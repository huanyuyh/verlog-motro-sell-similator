==> flow/design.v <==
module metro(
input coin1, 
input coin10,  
input clk, 
input yes, 
input no, 
input [1:0] numTicket, 
input [7:0] destination, 
output reg [7:0] reMoney, 
output reg [2:0] outTicket, 
output reg omoney, 
output reg oticket, 
output oclkmoney, 
output oclkticket 
);
parameter action1 = 2'b00; 
parameter action2 = 2'b01; 
parameter action3 = 2'b10; 
reg [7:0] saveMoney; 
reg [7:0] needMoney; 
wire one_posedge; 
wire ten_posedge; 
wire yes_posedge; 
wire no_posedge; 
reg delay_one; 
reg delay_ten; 
reg delay_yes; 
reg delay_no; 
reg [7:0] nowPosition = 8'b00111111;	 
reg [7:0] numStation; 
reg [1:0] action = action1; 
initial
begin
    saveMoney = 1'b0;
	 needMoney = 1'b0;
	 numStation = 1'b0;
	 reMoney = 1'b0;
	 outTicket = 1'b0;
	 omoney = 1'b0;
	 oticket = 1'b0;
end
assign oclkmoney = omoney?clk:0; 
assign oclkticket = oticket?clk:0; 
always@(posedge clk) begin
if(one_posedge)begin 
		saveMoney <= saveMoney + 8'b00000001;
	end
	if(ten_posedge)begin 
		saveMoney <= saveMoney + 8'b00001010;
	end
	if(destination)begin 
		if(destination>nowPosition)begin
			numStation <= destination - nowPosition;
		end
		else begin
			numStation <= nowPosition - destination;	
		end
		if(numStation>0&&numStation<6'b000110)begin 
			needMoney <= 2*(numTicket+1);
		end
		else if (numStation>6'b000101&&numStation<6'b001011) begin 
			needMoney <= 3*(numTicket+1);
		end
		else if (numStation>6'b001010&&numStation<6'b010000) begin 
			needMoney <= 4*(numTicket+1);
		end
		else if (numStation>6'b001111&&numStation<6'b010101) begin 
			needMoney <= 5*(numTicket+1);
		end
		else if (numStation>6'b010100&&numStation<6'b011010) begin 
			needMoney <= 6*(numTicket+1);
		end
		else begin
			needMoney <= (numStation-1)/5+2*(numTicket+1);
			end
	end
	case(action)
	action1: begin 
		if(delay_yes)begin
			if(saveMoney >= needMoney)begin 
				reMoney <= saveMoney - needMoney; 
				outTicket <= numTicket+1; 
				saveMoney <= 1'b0; 
				action <= action2; 
			end
		end
		if(delay_no)begin 
			reMoney <= saveMoney; 
			saveMoney <= 0; 
			needMoney <= 0;
			outTicket <= 0;
			action <= action3; 
		end 
	end
	action2: begin 
		if(reMoney==0&&outTicket==0)begin 
			action = action1;
		end
		if(reMoney>0)begin
			reMoney <= reMoney -1;
			omoney <= 1;
		end
		else begin
			omoney <= 0;
		end
		if(outTicket>0)begin
			outTicket <= outTicket -1;
			oticket = 1;
		end
		else begin
			oticket <= 0;
		end
	end
	action3: begin 
		if(reMoney>0)begin
			reMoney <= reMoney -1;
			omoney <= 1;
		end
		else begin
			omoney <= 0;
			action = action1; 
		end
	end
	endcase
end
always@(posedge clk)
begin
	delay_one <= coin1;
	delay_ten <= coin10;
	delay_yes <= yes;
	delay_no <= no;
end
assign one_posedge = coin1 & (~delay_one);
assign ten_posedge = coin10 & (~delay_ten);
assign yes_posedge = yes & (~delay_yes);
assign no_posedge = no & (~delay_no);
endmodule
* Reports on metro
Tool output for the design above, in the order of the flow.
Line numbers count from 1 in the design file above.
Operators: Yosys type, input widths -> output width; for muxes data width and select width s.
Cell names lack the library's common part.
Not given: -
- Top module :: metro
- Clock :: clk
- Cell library :: sky130hd
- Corner :: tt_025C_1v80

* Word level
Source: Yosys, flattened and elaborated, memories not mapped. Widths are those after wreduce. Registers that Yosys merges into a memory's read port (data or address) are not register bits. Print and check cells do not count.
- Multiplexer cells :: 36
- Magnitude comparators :: 14
- Bitwise operators :: 4
- Eq/ne operators :: 8
- $mul :: 3
- Reductions and logical operators :: 17
- Divide/modulo/power cells :: 1
- Add/subtract/negate cells :: 10
** Operators with widths (count)
- $mux 8 :: 19
- $mul 3x32->8 const A :: 1
- $div 32x3->32 const B :: 1
- $mul 2x32->7 const A :: 1
- $mul 2x32->8 const A :: 1
- $lt 8x5->1 const B :: 3
- $gt 8x1->1 const B :: 2
- $gt 8x4->1 const B :: 2
- $pmux 8 s2 :: 1
- $mux 3 :: 4
- $mux 2 :: 5
- $sub 8x1->9 const B :: 1
- $reduce_and 4->1 :: 2
- $sub 6x8->8 const A :: 1
- $add 8x1->8 const B :: 1
- $sub 8x1->8 const B :: 1
- $gt 8x3->1 const B :: 1
- $lt 8x3->1 const B :: 1
- $add 8x4->8 const B :: 1
- $lt 8x4->1 const B :: 1
- $gt 8x5->1 const B :: 1
- $sub 8x6->8 const B :: 1
- $gt 8x6->1 const B :: 1
- $add 8x8->8 :: 1
- $sub 8x8->8 :: 1
- $ge 8x8->1 :: 1
- $logic_not 8->1 :: 1
- $reduce_bool 8->1 :: 1
Not listed: further kinds 20, cells in them 35.
- Input bits :: 15
- Register bits :: 43
- Word-level cells :: 105
- Output and inout port bits :: 15

* Logic depth
Depth = most cells in a row (Yosys ltp): at word level without a register or memory, in the mapped netlist without a sequential cell, where the memories' decode and read muxes count.
- Depth after elaboration :: 11
- ABC_AREA :: 0
- Mapped depth :: 32

* After synthesis
Yosys stat after the flow's synthesis: flattened, memories mapped to cells. It holds for the ABC_AREA given above (unset counts as 0); a run with the other value may have another netlist.
- Mapped cells :: 610
- Flip-flops :: 43
- Mapped area :: 4742.0 µm²
- Buffers :: 36
** Cell types (count)
- edfxtp_1 :: 23
- ha_1 :: 37
- dfxtp_1 :: 20
- nor2_1 :: 69
- xnor2_1 :: 26
- a21oi_1 :: 44
- o21ai_0 :: 34
- nand2_1 :: 40
- inv_1 :: 39
- xor2_1 :: 16
- a211oi_1 :: 17
- clkbuf_1 :: 29
- nor3_1 :: 21
- nand3_1 :: 20
- nor2b_1 :: 12
- mux2i_1 :: 7
- nand2b_1 :: 9
- a22oi_1 :: 7
Not listed: further types 57, cells in them 140.

--- measured runs ---
Settings and measured results of 2 stored flow runs for module metro (sky130hd), not sorted in any way. The constraints put input and output delay at 20% of the set period each and load the outputs with 0.01 pF.
"critical path time": the worst setup path's part of the clock period (all of it between registers, 20% less for each end at a port) less its slack. A launch clock that arrives late makes it longer, a capture clock that arrives late makes it shorter.
"overall power" is the tool's figure for a default switching activity; nothing was simulated.

** Flow run A
- Settings :: period_ns=8.29; CORE_UTILIZATION=21; SETUP_SLACK_MARGIN=1.81; PLACE_DENSITY_LB_ADDON=0.14; CORE_ASPECT_RATIO=1.18; TNS_END_PERCENT=20; ABC_AREA=0; GPL_TIMING_DRIVEN=1; GPL_ROUTABILITY_DRIVEN=0; CTS_CLUSTER_SIZE=32; CTS_CLUSTER_DIAMETER=292; CAP_MARGIN=20; CORE_MARGIN=2; SLEW_MARGIN=20
- Area inside the die boundary :: 23803.4 µm²
- Total negative slack on setup checks :: 0.000 ns
- Overall power :: 1.802 mW
- Utilization :: 0.256
- Cell area after synthesis :: 4742.0 µm²
- Worst setup slack after layout :: 1.838 ns

** Flow run B
- Settings :: period_ns=6.49; CAP_MARGIN=20; CORE_MARGIN=2; CORE_UTILIZATION=40; SLEW_MARGIN=20
- Area inside the die boundary :: 12741.9 µm²
- Total negative slack on setup checks :: 0.000 ns
- Overall power :: 2.373 mW
- Utilization :: 0.479
- Cell area after synthesis :: 4742.0 µm²
- Worst setup slack after layout :: 0.555 ns
- Critical path time :: 5.93 ns
- Class of the worst setup path :: reg-to-reg
--- end ---
